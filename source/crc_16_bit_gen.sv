==> flow/design.v <==
module crc_16_bit_gen (
		input wire clk,
		input wire n_rst,
		input wire clear,
		input wire serial_in,
		input wire shift_en,
		output reg [15:0] crc
                     );
reg [15:0] Q, next_Q;
reg test;
always_ff @ (posedge clk, negedge n_rst) begin
  if (n_rst == 1'b0) begin
    Q <= 16'hffff;
  end else begin
    Q <= next_Q;
  end
end
always_comb begin
  next_Q = Q;
  test = Q[15] ^ serial_in;
  if (clear == 1'b1) begin
    next_Q = 16'hffff;
  end else if (shift_en == 1'b1) begin
    next_Q = Q << 1;
    if (test == 1'b1) begin
      next_Q = next_Q ^ 16'h8005;
    end else begin
    end
  end
  crc = ~Q;
end
endmodule
# == From RTL to reports: crc_16_bit_gen ==
# Tool output for the design above, in the order of the flow.
# Line numbers count from 1 in the design file above.
# Library cell names are shortened.
# A cell with -- has no value.
# design
top_module,crc_16_bit_gen
clock_port,clk
cell_library,sky130hd
pvt_corner,tt_025C_1v80

# == Word level ==
# Yosys after proc, flatten, opt, wreduce and memory -nomap, before mapping. Memory bits, and registers merged into a memory's read port (data or address), are not among the register bits. Print and check cells are not counted. Equal cells are merged and count once.
# op_classes
mux,3
bitwise,3
reduce_and_logical,1
# op_table
operator,n
16-bit 2-to-1 mux,3
16-bit inverter,1
3-bit inverter,1
2-bit nonzero test,1
1-bit bitwise XOR,1
# bits
reg_bits,16
inputBits,5
output_inout_bits,16
elab_cells,8

# == Logic depth ==
# Yosys ltp: most cells in a row. Word level: on the elaborated netlist, between registers, memories and ports. Mapped: between sequential cells and ports; inverters and the memories' decode and read muxes count.
# depth
word_depth,4
abc_area,0
depth_mapped,3
depth_no_buf,3

# == Mapped cells and area ==
# The flow's flattened synthesis, as Yosys stat reports it; memories are mapped. The netlist is that of the ABC_AREA named above (0 if unset); the other value can give another one.
# by_type
cell_type,n,area_total_um2
dfstp_2,16,420.403
o211ai_1,14,105.101
inv_1,17,63.811
nand2_1,13,48.797
xnor2_1,2,17.517
a211o_1,1,8.758
xor2_1,1,8.758
clkbuf_1,2,7.507
and3_1,1,6.256
nand2b_1,1,6.256
a21oi_1,1,5.005
buf_2,1,5.005
o21ai_1,1,5.005
buf_1,1,3.754
nor2_1,1,3.754
# synth_totals
cells,73
synth_area_mm2,0.0007157
seqArea_mm2,0.0004204
flip_flops,16
buffers,4

# == Timing after synthesis ==
# OpenSTA on the mapped netlist: ideal clock, no wires. The path of least setup slack (recovery checks aside). Input and output delay are each 20% of the period. Register names are those of the netlist, which keeps one name where synthesis merged equal registers.
# synth_path
path_kind,reg-to-reg
startpoint,register Q[15]
endpoint,register Q[2]
period_ns,1.36
setup_ns,0.082
launch_ns,0.000
arrival_ns,1.021
t_required_ns,1.278
setup_slack_ns,0.257
delay_ns,1.103
stages,4
n_path_buf,0
period_less_setup_slack_ns,1.103
# "delay_ns" = arrival - input delay + setup time.
# "stages": output pins that drive a net of the path, with the launching flip-flop's if there is one; two outputs of one cell count as two.
# "period_less_setup_slack_ns" is the clock period less the worst setup slack; recovery checks do not enter. This is arithmetic on one report: input and output delays are still those of the set period (20% each).
# Between the ends stands the longest chain of elaborated cells between them, by number of cells; it is not shown to be the way that was timed. Of several equally long chains one is given.
# Each line given opens the expression or statement behind the cell; cells for indexed reads and writes are added by Yosys, which also makes memories of some case tables.
# synth_via
path_cell_list,dfstp_2 xnor2_1 xnor2_1 a211o_1
elab_chain_cells,4
cone_cells,4
lines_between,4
cone_classes,3 x mux; 1 x logic
# synth_rtl
element,line,text
"start, declared",9,"reg [15:0] Q, next_Q;"
"start, assigned",13,Q <= 16'hffff;
"start, assigned",15,Q <= next_Q;
1-bit bitwise XOR,20,test = Q[15] ^ serial_in;
16-bit 2-to-1 mux,25,if (test == 1'b1) begin
16-bit 2-to-1 mux,23,end else if (shift_en == 1'b1) begin
16-bit 2-to-1 mux,21,if (clear == 1'b1) begin
"end, assigned",13,
"end, assigned",15,
"end, declared",9,

# == Worst path after layout ==
# Path of least setup slack in the final report of run 1 (OpenROAD, finished layout, wires in). Where an end is a register, its clock arrival counts in the times.
# layout_path
path_kind,reg-to-output
startpoint,register Q[4]
endpoint,output port crc[4]
period_ns,1.42
out_delay_ns,0.28
launch_ns,0.28
arrival_ns,1.00
t_required_ns,1.14
setup_slack_ns,0.14
stages,3
n_path_buf,1
# Between the ends stands the longest chain of elaborated cells between them, by number of cells; it is not shown to be the way that was timed. Of several equally long chains one is given.
# layout_via
path_cell_list,dfstp_2 inv_2 buf_6
elab_chain_cells,1
cone_cells,1
lines_between,1
cone_classes,1 x logic
# layout_rtl
element,line,text
"start, declared",9,"reg [15:0] Q, next_Q;"
"start, assigned",13,Q <= 16'hffff;
"start, assigned",15,Q <= next_Q;
16-bit inverter,30,crc = ~Q;
"end, declared",7,output reg [15:0] crc

Hand-over note for crc_16_bit_gen

Measured data: module crc_16_bit_gen, platform sky130hd, 2 stored runs of the flow under differing settings, order arbitrary. Input and output delays are each 20% of the period that was set; the output load is 0.01 pF.
"achieved_period_ns" means the clock period less the worst setup slack. The figure is calculated, with input and output delays left at 20% of the set period.
"worst_path_time_ns": the worst setup path's part of the clock period (all of it between registers, 20% less for each end at a port) less its slack. A launch clock that arrives late makes it longer, a capture clock that arrives late makes it shorter.
"fin_power_uw": no workload was simulated; the value follows from the tool's default switching activity.

Run 1, flow files:
==> flow/run.sh <==
#!/bin/bash
# the make line also repeats the synthesis and layout settings of config.mk as NAME=value (left out here)
make -C /OpenROAD-flow-scripts/flow DESIGN_CONFIG=/design/flow/config.mk WORK_HOME=/design/flow/orfs CLKGATE_MAP_FILE= finish
==> flow/config.mk <==
export PLATFORM = sky130hd
export DESIGN_NAME = crc_16_bit_gen
export DESIGN_NICKNAME = crc_16_bit_gen
export VERILOG_FILES = /design/flow/design.v
export SDC_FILE = /design/flow/constraint.sdc
export NUM_CORES = 4
export LEC_CHECK = 0
export CAP_MARGIN = 20
export CELL_PAD_IN_SITES_DETAIL_PLACEMENT = 2
export CELL_PAD_IN_SITES_GLOBAL_PLACEMENT = 3
export CORE_MARGIN = 9
export CORE_UTILIZATION = 25
export PLACE_DENSITY_LB_ADDON = 0.1
export SETUP_SLACK_MARGIN = 0.31
export SLEW_MARGIN = 20
==> flow/constraint.sdc <==
create_clock -name core_clock -period 1.42 [get_ports {clk}]
set_input_delay 0.2840 -clock core_clock [delete_from_list [all_inputs] [get_ports {clk}]]
set_output_delay 0.2840 -clock core_clock [all_outputs]
set_load 0.01 [all_outputs]

==> results of run 1, as CSV <==
result,value
worst_path_time_ns,1.00
timing.worst_path_kind,"reg-to-output"
worstSetupSlack_ns,0.137
layout_stdcell_area_mm2,0.00125
yosys_chip_area_mm2,0.0007157
tns_ns,0.000
achieved_period_ns,1.283
design_die_area_mm2,0.005113
fin_power_uw,1080
post_route_util_pct,48.3
holdWs_ns,0.514

Run 2, flow files:
==> flow/run.sh <==
#!/bin/bash
# the make line also repeats the synthesis and layout settings of config.mk as NAME=value (left out here)
make -C /OpenROAD-flow-scripts/flow DESIGN_CONFIG=/design/flow/config.mk WORK_HOME=/design/flow/orfs CLKGATE_MAP_FILE= finish
==> flow/config.mk <==
export PLATFORM = sky130hd
export DESIGN_NAME = crc_16_bit_gen
export DESIGN_NICKNAME = crc_16_bit_gen
export VERILOG_FILES = /design/flow/design.v
export SDC_FILE = /design/flow/constraint.sdc
export NUM_CORES = 4
export LEC_CHECK = 0
export CAP_MARGIN = 15
export CORE_ASPECT_RATIO = 1.16
export CORE_MARGIN = 5
export CORE_UTILIZATION = 27
export CTS_CLUSTER_SIZE = 60
export GPL_ROUTABILITY_DRIVEN = 0
export MIN_ROUTING_LAYER = met1
export PLACE_DENSITY = 0.77
export SLEW_MARGIN = 25
export TNS_END_PERCENT = 10
==> flow/constraint.sdc <==
create_clock -name core_clock -period 2.01 [get_ports {clk}]
set_input_delay 0.4020 -clock core_clock [delete_from_list [all_inputs] [get_ports {clk}]]
set_output_delay 0.4020 -clock core_clock [all_outputs]
set_load 0.01 [all_outputs]

==> results of run 2, as CSV <==
result,value
worst_path_time_ns,1.36
timing.worst_path_kind,"reg-to-output"
worstSetupSlack_ns,0.252
layout_stdcell_area_mm2,0.0009922
yosys_chip_area_mm2,0.0007157
tns_ns,0.000
achieved_period_ns,1.758
design_die_area_mm2,0.003783
fin_power_uw,717.8
post_route_util_pct,38.5
holdWs_ns,0.503

End of note.
